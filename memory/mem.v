==> flow/design.v <==
module mem (
    input clk,
    input rst,
    input wr_en,
    input rd_en,
    input [3:0] rd_addr,
    input [3:0] wr_addr,
    input [3:0] data_in,
    output wire [3:0] data_out
);
reg [3:0] ram [0:15];
reg [3:0] out_r;
assign data_out = out_r;
always @ (posedge clk or posedge rst) begin
    if (rst)begin
        out_r = 4'b0000;
    end
    else begin
        if (wr_en && !rd_en) begin
            ram[wr_addr] <= data_in;
        end
        else if (rd_en && !wr_en)begin
            out_r <= ram[rd_addr];
        end
        else if (rd_en && wr_en) begin
            ram[wr_addr] <= data_in;
            out_r <= ram[rd_addr];
        end
        else 
        out_r <= out_r;
    end
end
endmodule
[From RTL to reports: mem]
The steps from the RTL of mem to its reports follow in flow order.
Lines are those of the file above, counted from 1.
Cell names lack the library's common part.
A cell with - has no value.
Set-up
  design top: mem
  clock input: clk
  cell library: sky130hd
  library corner: tt_025C_1v80

[After elaboration]
Source: Yosys, flattened and elaborated. Widths are those after wreduce. Registers that Yosys merges into a memory's read port (data or address) are not register bits. Print and check cells do not count. Equal cells are merged and count once.
Storage and ports
  output and inout bits: 4
  bits of input ports: 16
  elaborated cells: 128
  bits in registers: 68
Cells by class
  reduce/logical cells: 11
  bitwise operators: 2
  equality and inequality tests: 31
  muxes and demuxes: 67
Operator list (count)
  two-way mux 4 bit: 66
  == test 4 bit (second input constant): 16
  parallel mux 4 bit (select 16 bit): 1
  == test 4 x 3 -> 1 bit (second input constant): 8
  == test 4 x 2 -> 1 bit (second input constant): 4
  == test 4 x 1 -> 1 bit (second input constant): 2
  zero test 4 bit: 2
  nonzero test 2 bit: 2
  logical AND 1 bit: 3
  AND reduction 3 bit: 1
  inverter 1 bit: 2
  zero test 1 bit: 2
  != test 2 bit (second input constant): 1
  AND reduction 2 bit: 1

[Longest topological paths]
Depth = most cells in a row (Yosys ltp): at word level without a register or memory, in the mapped netlist without a sequential cell, where the memories' decode and read muxes count.
Logic depth
  depth after elaboration: 5
  ABC_AREA: 0
  mapped depth: 7
  depth with buffers taken out: 4

[Synthesis result]
The flow's flattened synthesis, as Yosys stat reports it; memories are mapped. The netlist is that of the ABC_AREA named above (0 if unset); the other value can give another one.
The area totals of this step are shown rounded.
Mapped netlist
  buffer cells: 12
  sequential part of the area: 2022 um2
  chip area (Yosys): 2910 um2
  mapped cells: 195
  mapped flip-flops: 68
Cell types
  edfxtp_1: count 64, area in all 1.92E+03 um2
  dfrtp_1: count 4, area in all 100.096 um2
  mux2i_1: count 9, area in all 90.086 um2
  nor2_1: count 17, area in all 63.811 um2
  nand3b_1: count 8, area in all 60.058 um2
  a22oi_1: count 5, area in all 37.536 um2
  nand2_1: count 10, area in all 37.536 um2
  nand2b_1: count 6, area in all 37.536 um2
  buf_6: count 3, area in all 33.782 um2
  mux4_1: count 1, area in all 26.275 um2
  o32ai_1: count 3, area in all 26.275 um2
  a31oi_1: count 4, area in all 25.024 um2
  nor2b_1: count 4, area in all 25.024 um2
  nor3_1: count 5, area in all 25.024 um2
  a2111o_1: count 2, area in all 22.522 um2
  buf_4: count 3, area in all 22.522 um2
  mux4_2: count 1, area in all 22.522 um2
  a21oi_1: count 4, area in all 20.019 um2
Other cell types: 30; their cells: 42.

[Timing after synthesis]
Source: OpenSTA report_checks on the synthesized netlist (no wires, ideal clock, input and output delay 20% of the period each), path of least setup slack; recovery checks are left aside. Register names are those of the netlist, which keeps one name where synthesis merged equal registers.
Path after synthesis
  kind: in2reg
  start: input port rst
  end: register ram[0][0]
  setup time: 361 ps
  stages on the path: 3
  path buffers: 0
  setup slack: 6 ps
  input delay: 304 ps
  arrival: 1153 ps
  required time: 1159 ps
  period: 1520 ps
  delay of the path: 1210 ps
  time at the first pin: 304 ps
  synthesis period reached: 1514 ps
"delay of the path" is the arrival time less input delay plus setup time.
"stages on the path" counts driving pins, that of a launching flip-flop among them; a cell with two outputs on the path counts twice.
"synthesis period reached" = period - worst setup slack (recovery checks aside). The figure is calculated, with input and output delays left at 20% of the set period.
The rows between start and end are the longest chain of elaborated cells between them; the timing report does not say that the signal goes this way. Where chains are equally long, one stands for them.
A line is the first line of the expression or statement that the cell stems from. Yosys adds cells for indexed reads and writes and turns some case tables into memories.
On the way, after synthesis
  path through: nand2b_1 -> or3_1 -> nor3_1
  cells in the longest elaborated chain: 2
  elaborated cells between the ends (all ways): 2
  source lines of those cells: 0
  classes of those cells: logic: 1; reduce/logical: 1
Ends and longest elaborated chain, after synthesis
  start, declared: RTL line 3  | input rst,
  inverter 1 bit
  AND reduction 3 bit
  end, assigned: RTL line 20  | ram[wr_addr] <= data_in;
  end, assigned: RTL line 26  | ram[wr_addr] <= data_in;
  end, declared: RTL line 11  | reg [3:0] ram [0:15];

[Path in the finished layout]
Path of least setup slack in the final report of flow run 1 (OpenROAD, finished layout, wires in). Where an end is a register, its clock arrival counts in the times.
The path's times are printed in steps of 10 ps; the period is the one set.
Path after layout
  kind: in2reg
  start: input port rd_addr[2]
  end: register out_r[0]
  input delay: 600 ps
  required time: 3240 ps
  stages on the path: 5
  time at the first pin: 600 ps
  setup time: 110 ps
  path buffers: 2
  setup slack: 670 ps
  arrival: 2560 ps
  period: 3020 ps
The rows between start and end are the longest chain of elaborated cells between them; the timing report does not say that the signal goes this way. Where chains are equally long, one stands for them.
A register here has more assigning lines than the two given.
On the way, after layout
  path through: clkdlybuf4s50_1 -> buf_4 -> o41ai_1 -> a2111o_1 -> o21a_1
  cells in the longest elaborated chain: 4
  elaborated cells between the ends (all ways): 19
  classes of those cells: eq/ne: 15; mux: 3; reduce/logical: 1
Ends and longest elaborated chain, after layout
  start, declared: RTL line 6  | input [3:0] rd_addr,
  == test 4 bit: RTL line 27  | out_r <= ram[rd_addr];
  parallel mux 4 bit (select 16 bit): RTL line 27
  two-way mux 4 bit: RTL line 25  | else if (rd_en && wr_en) begin
  two-way mux 4 bit: RTL line 22  | else if (rd_en && !wr_en)begin
  end, assigned: RTL line 23  | out_r <= ram[rd_addr];
  end, assigned: RTL line 27
  end, declared: RTL line 12  | reg [3:0] out_r;

Subject: flow runs of mem

Hi,

Design mem on sky130hd. What follows are 2 stored runs of the flow, each under its own settings; their order means nothing. The constraints put input and output delay at 20% of the set period each and load the outputs with 0.01 pF.
"achieved clock period" means the clock period less the worst setup slack. The figure is calculated, with input and output delays left at 20% of the set period.
"worst setup path time" means the part of the period allowed to the worst setup path (the constraints hold back 20% at inputs and 20% at outputs) less its slack; where the path has registers, the arrival times of their clocks count too.
"power": no workload was simulated; the value follows from the tool's default switching activity.
"worst setup path time" is known to 10 ps.
The measured numbers are rounded.
[flow run 1] settings: period_ns=3.02, CORE_UTILIZATION=54, PLACE_DENSITY_LB_ADDON=0.01, CORE_MARGIN=9, CELL_PAD_IN_SITES_GLOBAL_PLACEMENT=2, GPL_ROUTABILITY_DRIVEN=0, SLEW_MARGIN=20, CAP_MARGIN=20
[flow run 1] result: chip area after synthesis (Yosys) 2910 um2, die area 8356 um2, standard-cell area of the final layout 3284 um2, utilization 0.635, worst setup slack after layout 675 ps, total negative slack 0 ps, power 1.794 mW, achieved clock period 2345 ps, worst setup path time 1740 ps, worst setup path kind in2reg
[flow run 2] settings: period_ns=1.03, CORE_UTILIZATION=39, PLACE_DENSITY_LB_ADDON=0.15, CORE_ASPECT_RATIO=1.38, CTS_CLUSTER_SIZE=64, CTS_CLUSTER_DIAMETER=278, SLEW_MARGIN=15, MIN_ROUTING_LAYER=met2, MAX_ROUTING_LAYER=met5, CAP_MARGIN=20, CORE_MARGIN=2
[flow run 2] result: chip area after synthesis (Yosys) 2910 um2, die area 8178 um2, standard-cell area of the final layout 3976 um2, utilization 0.54, worst setup slack after layout -356 ps, total negative slack -1309 ps, power 5.884 mW, achieved clock period 1386 ps, worst setup path time 1180 ps, worst setup path kind in2reg

Regards
